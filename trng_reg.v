==> flow/design.v <==
module trng_reg (
    input  wire        S_AXI_ACLK,
    input  wire        S_AXI_ARESETN,
    input  wire [31:0] S_AXI_ARADDR,
    input  wire        S_AXI_ARVALID,
    output reg [31:0]  S_AXI_RDATA,
    output reg         S_AXI_RVALID,
    input  wire [7:0]  trng_byte    
);
    always @(posedge S_AXI_ACLK) begin
        if (!S_AXI_ARESETN) begin
            S_AXI_RDATA  <= 32'd0;
            S_AXI_RVALID <= 1'b0;
        end else begin
            if (S_AXI_ARVALID) begin
                S_AXI_RDATA  <= {24'd0, trng_byte};  
                S_AXI_RVALID <= 1'b1;
            end else begin
                S_AXI_RVALID <= 1'b0;
            end
        end
    end
endmodule
* Step by step through the tools: trng_reg *
The steps from the RTL of trng_reg to its reports follow in flow order.
Line numbers count from 1 in the design file above.
Cell names lack the library's common part.
Not given: --

set-up
  design top = trng_reg
  clock port = S_AXI_ACLK
  library = sky130hd
  library corner = tt_025C_1v80

* Word-level counts *
Counts by Yosys on the flattened word-level netlist (proc, flatten, opt, wreduce; memories kept). Register bits leave out memories and registers merged into their read ports (data or address); mux counts leave out enables and synchronous resets folded into registers. Print and check cells are left out. Cells with the same type and inputs are merged into one.

cells by class
  muxes and demuxes = 1

operators by type and width
  cell               count
  two-way mux 1 bit  1

bit counts
  register bits = 9
  input port bits = 43
  word-level cells = 3

* Depth *
Longest topological path by Yosys (ltp), each cell counted once; first at word level (registers and memories cut), then after technology mapping (sequential cells cut; the memories' decode and read muxes count).

logic depth
  depth in word-level cells = 1
  ABC_AREA = 0
  mapped depth = 3

* After synthesis *
The flow's flattened synthesis, as Yosys stat reports it; memories are mapped. The netlist is that of the ABC_AREA named above (0 if unset); the other value can give another one.

cell types
  type     count  total area (sq um)
  buf_4    24     180.173
  dfxtp_1  9      180.173
  mux2i_1  8      80.077
  nor2b_1  8      50.048
  buf_6    1      11.261
  and2_2   1      7.507
  conb_1   1      3.754

mapped netlist
  flip-flops = 9
  sequential area = 0.0001802 sq mm
  standard cells after synthesis = 52
  mapped area = 0.000513 sq mm

* Worst setup path after synthesis *
OpenSTA on the mapped netlist: ideal clock, no wires. The path of least setup slack (recovery checks aside). Input and output delay are each 20% of the period. Register names are those of the netlist, which keeps one name where synthesis merged equal registers.

path post-synthesis
  kind = flip-flop to flip-flop
  start point = register (name not given)
  end point = register S_AXI_RDATA[0]
  path delay = 0.599 ns
  launch time at the first pin = 0.000 ns
  driving pins on the path = 3
  arrival = 0.483 ns
  setup slack = 0.001 ns
  period = 0.6 ns
  library setup time = 0.116 ns
  buffers on the path = 0
  data required time = 0.484 ns
  synthesis period reached = 0.599 ns

"path delay" is the arrival time less input delay plus setup time.
"driving pins on the path": output pins that drive a net of the path, with the launching flip-flop's if there is one; two outputs of one cell count as two.
"synthesis period reached" is the clock period less the worst setup slack; recovery checks do not enter. This is arithmetic on one report: input and output delays are still those of the set period (20% each).

between the ends, post-synthesis
  path through = dfxtp_1 mux2i_1 nor2b_1

ends and longest elaborated chain, post-synthesis
  element           line  text
  end: assignment   12    S_AXI_RDATA  <= 32'd0;
  end: assignment   16    S_AXI_RDATA  <= {24'd0, trng_byte};
  end: declaration  6     output reg [31:0]  S_AXI_RDATA,

No chain of elaborated cells between the ends is given.

* Timing after layout *
Path of least setup slack in the final report of run 1 (OpenROAD, finished layout, wires in). Where an end is a register, its clock arrival counts in the times.

path after layout
  kind = flip-flop to output port
  start point = register S_AXI_RDATA[5]
  end point = output port S_AXI_RDATA[5]
  launch time at the first pin = 0.25 ns
  driving pins on the path = 2
  buffers on the path = 1
  setup slack = -0.25 ns
  data required time = 0.44 ns
  arrival = 0.69 ns
  period = 0.552 ns

between the ends, after layout
  path through = dfxtp_2 buf_6
  cells in the longest elaborated chain = 0

ends and longest elaborated chain, after layout
  element             line  text
  start: declaration  6     output reg [31:0]  S_AXI_RDATA,
  start: assignment   12    S_AXI_RDATA  <= 32'd0;
  start: assignment   16    S_AXI_RDATA  <= {24'd0, trng_byte};
  end: declaration    6

Subject: trng_reg on sky130hd, stored results

Hello all,

Flow measurements of trng_reg on sky130hd: 2 stored runs with different settings, listed in no order. Input and output delays are each 20% of the period that was set; the output load is 0.01 pF.
"reached clock period" is the run's clock period less its worst setup slack. It is reckoned from that one timing run; input and output delays stay at 20% of the period that was set.
A setting shown as - is not set for that run.
Among the results, - means that no value is shown for the run.

name                                     run 1      run 2
period_ns                                0.552      0.409
CORE_UTILIZATION                         19         64
SETUP_SLACK_MARGIN                       -0.04      -
CORE_ASPECT_RATIO                        0.88       1.04
TNS_END_PERCENT                          75         -
GPL_TIMING_DRIVEN                        1          -
GPL_ROUTABILITY_DRIVEN                   0          -
SLEW_MARGIN                              30         20
MIN_ROUTING_LAYER                        met1       met1
CAP_MARGIN                               20         20
CORE_MARGIN                              2          5
PLACE_DENSITY                            -          0.89
CELL_PAD_IN_SITES_GLOBAL_PLACEMENT       -          1
CELL_PAD_IN_SITES_DETAIL_PLACEMENT       -          0
CTS_CLUSTER_SIZE                         -          69
chip area in the Yosys report (sq mm)    0.000513   -
die area (sq mm)                         0.0031325  -
standard-cell area after layout (sq mm)  0.0006944  -
setup slack of the worst path (ns)       -0.249     -
setup TNS (ns)                           -2.612     -
final worst hold slack (ns)              0.393      -
reached clock period (ns)                0.801      -

Run 2: not finished: floorplanning ended with error PDN-0185

Thanks
