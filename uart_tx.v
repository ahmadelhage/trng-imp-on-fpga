==> flow/design.v <==
module uart_tx #(parameter CLK_HZ = 100_000_000, parameter BAUD = 115200)(
    input wire clk,
    input wire send,
    input wire [7:0] data,
    output reg tx = 1,
    output reg busy = 0
);
    localparam CLKS_PER_BIT = CLK_HZ / BAUD;
    reg [15:0] clk_cnt = 0;
    reg [9:0] shift_reg = 10'b1111111111;
    always @(posedge clk) begin
        if (!busy) begin
            if (send) begin
                shift_reg <= {1'b1, data, 1'b0};  
                busy <= 1;
                clk_cnt <= 0;
            end
        end else begin
            if (clk_cnt == CLKS_PER_BIT - 1) begin
                clk_cnt <= 0;
                shift_reg <= {1'b1, shift_reg[9:1]};
                if (shift_reg == 10'b1111111111)
                    busy <= 0;
            end else begin
                clk_cnt <= clk_cnt + 1;
            end
        end
    end
endmodule
* From RTL to reports: uart_tx *
The steps from the RTL of uart_tx to its reports follow in flow order.
Lines are those of the file above, counted from 1.
Operators carry their Yosys type and port widths (W data, S select, Z words).
Library cell names are shortened.
The mark - stands for no value.

set-up
  top = uart_tx
  clock = clk
  library = sky130hd
  library corner = tt_025C_1v80

* Elaborated design *
Counts by Yosys on the flattened word-level netlist (proc, flatten, opt, wreduce; memories kept). Register bits leave out memories and registers merged into their read ports (data or address). Print and check cells are left out. Cells with the same type and inputs are merged into one.

bit counts
  register bits after elaboration = 27
  input bits = 10
  output and inout bits = 2
  cells after elaboration = 19

cells by class
  add/subtract/negate cells = 1
  equality and inequality tests = 3
  mux-type cells = 10
  reductions and logical operators = 2

operator list
  operator                 count
  $mux W16                 3
  $mux W10                 3
  $add A16 B1 Y16 const B  1
  $eq A16 B10 Y1 const B   1
  $eq A10 B10 Y1 const B   1
  $mux W1                  4
  $ne A2 B1 Y1 const B     1
  $reduce_and A2 Y1        1
  $reduce_bool A2 Y1       1

* Depth *
Depth = most cells in a row (Yosys ltp): at word level without a register or memory, in the mapped netlist without a sequential cell, where the memories' decode and read muxes count.

depth
  word-level depth = 4
  ABC_AREA = 1
  gate-level depth with buffers = 9
  gate-level depth less buffers = 8

* After synthesis *
The flow's flattened synthesis, as Yosys stat reports it; memories are mapped. The netlist is that of the ABC_AREA named above (0 if unset); the other value can give another one.
Totals and module areas in this step are rounded.

mapped netlist
  mapped cells = 175
  synthesis area = 1470 um^2
  area of sequential cells = 771 um^2
  flip-flops = 26

cell types
  cell      count  area in all (um^2)
  edfxtp_1  25     750.72
  nand2_1   48     180.173
  nor2_1    29     108.854
  inv_1     18     67.565
  a21oi_1   9      45.043
  nand3_1   9      45.043
  xnor2_1   3      26.275
  xor2_1    3      26.275
  nand4_1   4      25.024
  dfxtp_1   1      20.019
  o21ai_0   4      20.019
  nor2_2    3      18.768
  ha_1      1      12.512
  nand2_2   2      12.512
  or2_0     2      12.512
  buf_6     1      11.261
  inv_2     3      11.261
  nand2_4   1      11.261

Other cell types: 9; their cells: 9.

* Timing after synthesis *
OpenSTA on the mapped netlist: ideal clock, no wires. The path of least setup slack (recovery checks aside). Input and output delay are each 20% of the period. Register names are those of the netlist, which keeps one name where synthesis merged equal registers.

path post-synthesis
  kind = register -> register
  start point = reg clk_cnt[0]
  end point = reg shift_reg[0]
  clock period = 3860 ps
  setup time = 378 ps
  arrival = 1448 ps
  setup slack = 2034 ps
  delay of the path = 1826 ps
  stages on the path = 8
  path buffers = 0
  synthesis period reached = 1826 ps

"delay of the path" = arrival - input delay + setup time.
"stages on the path" counts driving pins, that of a launching flip-flop among them; a cell with two outputs on the path counts twice.
"synthesis period reached" = period - worst setup slack (recovery checks aside). The figure is calculated, with input and output delays left at 20% of the set period.
Between the ends stands the longest chain of elaborated cells between them, by number of cells; it is not shown to be the way that was timed. Of several equally long chains one is given.
A line is the first line of the expression or statement that the cell stems from. Yosys adds cells for indexed reads and writes and turns some case tables into memories.
A register here has more assigning lines than the two given.
The path ends at the enable pin of a flip-flop; only ways to that pin are counted.

on the way, post-synthesis
  path through = edfxtp_1 -> ha_1 -> inv_2 -> nor2_1 -> nand2_1 -> nor2_1 -> nand2_2 -> a21oi_1
  cells in the longest elaborated chain = 3
  elaborated cells on any way between the ends = 3
  RTL lines with such cells = 1

RTL lines, path post-synthesis
  what               RTL line  source
  from (decl)        9         reg [15:0] clk_cnt = 0;
  from (assign)      16        clk_cnt <= 0;
  from (assign)      25        clk_cnt <= clk_cnt + 1;
  $eq A16 B10 Y1     19        if (clk_cnt == CLKS_PER_BIT - 1) begin
  $ne A2 B1 Y1       -
  $reduce_and A2 Y1  -
  to (assign)        14        shift_reg <= {1'b1, data, 1'b0};
  to (assign)        21        shift_reg <= {1'b1, shift_reg[9:1]};
  to (decl)          10        reg [9:0] shift_reg = 10'b1111111111;

* Path in the finished layout *
Path of least setup slack in the final report of entry A (OpenROAD, finished layout, wires in). Where an end is a register, its clock arrival counts in the times.
The path's times are printed in steps of 10 ps; the period is the one set.

path after layout
  kind = register -> output
  start point = reg busy
  end point = out busy
  clock period = 3040 ps
  external output delay = 610 ps
  arrival = 1540 ps
  setup slack = 890 ps
  stages on the path = 2
  path buffers = 1

on the way, after layout
  path through = dfxtp_1 -> clkdlybuf4s50_1
  cells in the longest elaborated chain = 0
  elaborated cells on any way between the ends = 0
  RTL lines with such cells = 0

RTL lines, path after layout
  what           RTL line  source
  from (decl)    6         output reg busy = 0
  from (assign)  15        busy <= 1;
  from (assign)  23        busy <= 0;
  to (decl)      6

Appendix: measured runs

Measured results for uart_tx: 2 stored runs of the Yosys and OpenROAD flow on sky130hd. The settings differ; the order carries no meaning. The constraints put input and output delay at 20% of the set period each and load the outputs with 0.01 pF.
"period achieved": clock period set for the run, less the worst setup slack. It is reckoned from that one timing run; input and output delays stay at 20% of the period that was set.
"worst path time": the worst setup path's part of the clock period (all of it between registers, 20% less for each end at a port) less its slack. A launch clock that arrives late makes it longer, a capture clock that arrives late makes it shorter.
"total design power" rests on the timing tool's default activity at the inputs, not on a simulated workload.
"worst path time" is given in steps of 10 ps.
The results are shown rounded.
Among the settings, - means not set for that run.

item                                      entry A             entry B
period_ns                                 3.04                2.84
CORE_UTILIZATION                          44                  16
SETUP_SLACK_MARGIN                        0.44                0.54
PLACE_DENSITY                             0.88                -
HOLD_SLACK_MARGIN                         -0.07               0.25
TNS_END_PERCENT                           70                  -
ABC_AREA                                  1                   -
GPL_TIMING_DRIVEN                         1                   -
CAP_MARGIN                                15                  20
CORE_MARGIN                               2                   8
SLEW_MARGIN                               20                  20
PLACE_DENSITY_LB_ADDON                    -                   0.05
CELL_PAD_IN_SITES_GLOBAL_PLACEMENT        -                   2
chip area after synthesis (Yosys) (um^2)  1470                1310
die outline area (um^2)                   3810                11300
standard-cell area after layout (um^2)    1660                1630
utilization in the final report (%)       53.4                20.2
smallest setup slack (ps)                 893                 629
sum of negative setup slack (ps)          0                   0
total design power (mW)                   1.04                1.13
period achieved (ps)                      2147                2211
worst path time (ps)                      1540                2210
worst setup path kind                     register -> output  register -> register
